==> flow/design.v <==
`timescale  1ns/10ps
module testsub_cam (PCLK, RST_N, CamHsync, CamVsync, CamData);
  reg visual_null;
  input PCLK;
  input RST_N;
  output CamHsync;
  output CamVsync;
  output [7:0] CamData;
  wire [7:0] CamData;
  parameter HEND =  'd1567;
  parameter HON = 287;
  parameter VEND = 509;
  parameter VPEND = 2;
  parameter VBEND = 19;
  parameter HWIDTH = 11;
  parameter VWIDTH = 9;
  reg [HWIDTH - 1:0] h_cnt;
  reg [VWIDTH - 1:0] v_cnt;
  wire w_h_end;
  wire w_v_end;
  reg r_camHsync;
  reg r_camVsync;
  assign CamHsync = r_camHsync;
  assign CamVsync = r_camVsync;
  assign CamData = (h_cnt[3] == 1'b0) ? {1'b0, h_cnt[10:4]} : v_cnt[7:0];
  always
    @( posedge PCLK or negedge RST_N )
  begin
    if (!(RST_N))
    begin
      h_cnt <=   'd0;
    end
    else
    begin
      if (w_h_end == 1'b1)
      begin
        h_cnt <=   'd0;
      end
      else
      begin
        h_cnt <= h_cnt + 1;
      end
    end
  end
  assign w_h_end = (h_cnt == HEND) ? 1'b1 : 1'b0;
  always
    @( posedge PCLK or negedge RST_N )
  begin
    if (!(RST_N))
    begin
      r_camHsync <=   'd0;
    end
    else
    begin
      if (h_cnt == HON)
      begin
        r_camHsync <=  'd1;
      end
      if (h_cnt == HEND)
      begin
        r_camHsync <=  'd0;
      end
    end
  end
  always
    @( posedge PCLK or negedge RST_N )
  begin
    if (!(RST_N))
    begin
      v_cnt <=   'd0;
    end
    else
    begin
      if (w_h_end == 1'b1)
      begin
        if (w_v_end == 1'b1)
        begin
          v_cnt <=   'd0;
        end
        else
        begin
          v_cnt <= v_cnt + 1;
        end
      end
    end
  end
  assign w_v_end = (v_cnt == VEND) ? 1'b1 : 1'b0;
  always
    @( posedge PCLK or negedge RST_N )
  begin
    if (!(RST_N))
    begin
      r_camVsync <=  'd1;
    end
    else
    begin
      if (w_h_end == 1'b1)
      begin
        if (v_cnt == VPEND)
        begin
          r_camVsync <=  'd0;
        end
        if (v_cnt == VEND)
        begin
          r_camVsync <=  'd1;
        end
      end
    end
  end
endmodule
Tool chain data of testsub_cam
What the tools print for testsub_cam, step after step.
Line numbers count from 1 in the design file above.
Library cell names are shortened.
Not given: n/a
- top: testsub_cam
- clock input: PCLK
- standard-cell library: sky130hd
- library corner: tt_025C_1v80

Elaborated design
Counts by Yosys on the flattened word-level netlist (proc, flatten, opt, wreduce; memories kept). Register bits leave out memories and registers merged into their read ports (data or address). Print and check cells are left out. Cells with the same type and inputs are merged into one.
- noted register bits after elaboration: 22
- bits of input ports: 2
- output and inout bits at 10
- add/subtract/negate cells: 2
- equal/unequal tests: 4
- multiplexer cells: 9
- reductions and logical operators at 3
- operators by type and width (kind ; count):
    adder 11 x 1 -> 11 bit with constant B ; 1
    equality test 11 bit with constant B ; 1
    equality test 11 x 9 -> 1 bit with constant B ; 1
    two-way mux 11 bit ; 1
    adder 9 x 1 -> 9 bit with constant B ; 1
    equality test 9 x 2 -> 1 bit with constant B ; 1
    equality test 9 bit with constant B ; 1
    two-way mux 9 bit ; 1
    two-way mux 8 bit ; 1
    two-way mux 1 bit ; 6
    nonzero test 2 bit ; 2
    AND reduction 2 bit ; 1

Longest topological paths
Yosys ltp: most cells in a row. Word level: on the elaborated netlist, between registers, memories and ports. Mapped: between sequential cells and ports; inverters and the memories' decode and read muxes count.
- word-level depth at 3
- ABC_AREA: 1
- noted mapped depth: 9

After synthesis
Yosys stat after the flow's synthesis: flattened, memories mapped to cells. It holds for the ABC_AREA given above (unset counts as 0); a run with the other value may have another netlist.
Totals and module areas in this step are rounded.
- mapped cells: 204
- mapped area at 0.001395 sq mm
- noted mapped flip-flops: 22
- buffer cells: 5
- cell types (cell ; count ; total area (sq um)):
    dfrtp_1 ; 21 ; 525.504
    nand2_1 ; 81 ; 304.042
    nor2_1 ; 27 ; 101.347
    inv_1 ; 25 ; 93.84
    nand3_1 ; 11 ; 55.053
    ha_1 ; 4 ; 50.048
    o21ai_0 ; 10 ; 50.048
    nor2_4 ; 3 ; 33.782
    nand4_1 ; 5 ; 31.28
    dfstp_2 ; 1 ; 26.275
    xor2_1 ; 3 ; 26.275
    nand3_4 ; 1 ; 17.517
    o21bai_1 ; 2 ; 15.014
    buf_6 ; 1 ; 11.261
    buf_2 ; 2 ; 10.01
    nand3_2 ; 1 ; 10.01
    buf_4 ; 1 ; 7.507
    nand3b_1 ; 1 ; 7.507
Not listed: further types 4, cells in them 4.

Timing after synthesis
Path of least setup slack by OpenSTA after synthesis, without wires, with an ideal clock, recovery checks aside; 20% of the period is set as input and as output delay. Where synthesis merged equal registers, the netlist keeps one of their names.
- kind: flip-flop to output port
- from: register h_cnt[3]
- to: output CamData[5]
- clock period at 2.62 ns
- output delay at 0.524 ns
- noted time at the first pin: 0.000 ns
- arrival at 0.984 ns
- noted setup slack: 1.112 ns
- path delay: 0.984 ns
- noted stages on the path: 4
- path buffers: 2
- noted synthesis period reached: 1.508 ns
"path delay" = arrival - input delay + setup time.
A path that ends at an output port has no setup time.
"stages on the path": output pins that drive a net of the path, with the launching flip-flop's if there is one; two outputs of one cell count as two.
"synthesis period reached" = period - worst setup slack (recovery checks aside). The figure is calculated, with input and output delays left at 20% of the set period.
Between the ends stands the longest chain of elaborated cells between them, by number of cells; it is not shown to be the way that was timed. Of several equally long chains one is given.
Each line given opens the expression or statement behind the cell; cells for indexed reads and writes are added by Yosys, which also makes memories of some case tables.
A register here has more assigning lines than the two given.
- path through: dfrtp_1 > buf_4 > clkbuf_1 > o21ai_0
- noted length of the longest elaborated chain: 1
- elaborated cells on any way between the ends at 1
- source lines of those cells at 1
- classes of those cells: 1 x mux
- RTL lines, path post-synthesis (what ; RTL line ; text):
    from (decl) ; 17 ; reg [HWIDTH - 1:0] h_cnt;
    from (assign) ; 31 ; h_cnt <=   'd0;
    from (assign) ; 41 ; h_cnt <= h_cnt + 1;
    two-way mux 8 bit ; 25 ; assign CamData = (h_cnt[3] == 1'b0) ? {1'b0, h_cnt[10:4]} : v_cnt[7:0];
    to (decl) ; 8 ; output [7:0] CamData;

Worst path after layout
From the final timing report of job 1: the path of least setup slack in the routed layout; clock arrival at registers is part of the times.
- kind: flip-flop to output port
- from: register h_cnt[3]
- to: output CamData[0]
- clock period at 3.03 ns
- output delay at 0.61 ns
- noted time at the first pin: 0.27 ns
- arrival at 1.65 ns
- noted setup slack: 0.78 ns
- noted stages on the path: 3
- path buffers: 1
Between the ends stands the longest chain of elaborated cells between them, by number of cells; it is not shown to be the way that was timed. Of several equally long chains one is given.
A register here has more assigning lines than the two given.
- path through: dfrtp_4 > o21ai_0 > clkdlybuf4s50_1
- noted length of the longest elaborated chain: 1
- elaborated cells on any way between the ends at 1
- source lines of those cells at 1
- classes of those cells: 1 x mux
- RTL lines, path after layout (what ; RTL line ; text):
    from (decl) ; 17 ; reg [HWIDTH - 1:0] h_cnt;
    from (assign) ; 31 ; h_cnt <=   'd0;
    from (assign) ; 41 ; h_cnt <= h_cnt + 1;
    two-way mux 8 bit ; 25 ; assign CamData = (h_cnt[3] == 1'b0) ? {1'b0, h_cnt[10:4]} : v_cnt[7:0];
    to (decl) ; 8 ; output [7:0] CamData;

Wiki page: testsub_cam / flow data

Design testsub_cam on sky130hd. What follows are 2 stored runs of the flow, each under its own settings; their order means nothing. The constraints put input and output delay at 20% of the set period each and load the outputs with 0.01 pF.
"critical path time" is the time allowed to the run's worst setup path (the clock period less input and output delay, where it has them) less its slack. Clock arrival times count: a late capture clock shortens it, a late launch clock lengthens it.
The measured numbers are rounded.

Job 1

==> flow/run.sh <==
#!/bin/bash
# the make line also repeats the synthesis and layout settings of config.mk as NAME=value (left out here)
make -C /OpenROAD-flow-scripts/flow DESIGN_CONFIG=/design/flow/config.mk WORK_HOME=/design/flow/orfs CLKGATE_MAP_FILE= finish
==> flow/config.mk <==
export PLATFORM = sky130hd
export DESIGN_NAME = testsub_cam
export DESIGN_NICKNAME = testsub_cam
export VERILOG_FILES = /design/flow/design.v
export SDC_FILE = /design/flow/constraint.sdc
export NUM_CORES = 4
export LEC_CHECK = 0
export ABC_AREA = 1
export CAP_MARGIN = 20
export CELL_PAD_IN_SITES_DETAIL_PLACEMENT = 2
export CORE_ASPECT_RATIO = 1.14
export CORE_MARGIN = 2
export CORE_UTILIZATION = 39
export GPL_TIMING_DRIVEN = 1
export MAX_ROUTING_LAYER = met4
export SETUP_SLACK_MARGIN = 0.74
export SLEW_MARGIN = 20
==> flow/constraint.sdc <==
create_clock -name core_clock -period 3.03 [get_ports {PCLK}]
set_input_delay 0.6060 -clock core_clock [delete_from_list [all_inputs] [get_ports {PCLK}]]
set_output_delay 0.6060 -clock core_clock [all_outputs]
set_load 0.01 [all_outputs]

Measured in job 1:
- total negative slack at 0.000 ns
- chip area after synthesis (Yosys): 0.001395 sq mm
- noted the die footprint: 0.004073 sq mm
- noted the utilization: 46.7 %
- critical path time: 1.65 ns
- class of the worst setup path: flip-flop to output port
- noted the worst setup slack after layout: 0.777 ns

Job 2

==> flow/run.sh <==
#!/bin/bash
# the make line also repeats the synthesis and layout settings of config.mk as NAME=value (left out here)
make -C /OpenROAD-flow-scripts/flow DESIGN_CONFIG=/design/flow/config.mk WORK_HOME=/design/flow/orfs CLKGATE_MAP_FILE= finish
==> flow/config.mk <==
export PLATFORM = sky130hd
export DESIGN_NAME = testsub_cam
export DESIGN_NICKNAME = testsub_cam
export VERILOG_FILES = /design/flow/design.v
export SDC_FILE = /design/flow/constraint.sdc
export NUM_CORES = 4
export LEC_CHECK = 0
export ABC_AREA = 1
export CAP_MARGIN = 20
export CORE_ASPECT_RATIO = 1.5
export CORE_MARGIN = 2
export CORE_UTILIZATION = 65
export CTS_CLUSTER_DIAMETER = 376
export CTS_CLUSTER_SIZE = 49
export GPL_ROUTABILITY_DRIVEN = 0
export GPL_TIMING_DRIVEN = 0
export MIN_ROUTING_LAYER = met1
export SLEW_MARGIN = 15
export TNS_END_PERCENT = 60
==> flow/constraint.sdc <==
create_clock -name core_clock -period 2.43 [get_ports {PCLK}]
set_input_delay 0.4860 -clock core_clock [delete_from_list [all_inputs] [get_ports {PCLK}]]
set_output_delay 0.4860 -clock core_clock [all_outputs]
set_load 0.01 [all_outputs]

Measured in job 2:
- chip area after synthesis (Yosys): 0.001395 sq mm
- critical path time: 1.82 ns
- class of the worst setup path: flip-flop to output port
- noted the worst setup slack after layout: 0.119 ns
- noted the utilization: 77.7 %
- total negative slack at 0.000 ns
- noted the die footprint: 0.00254 sq mm
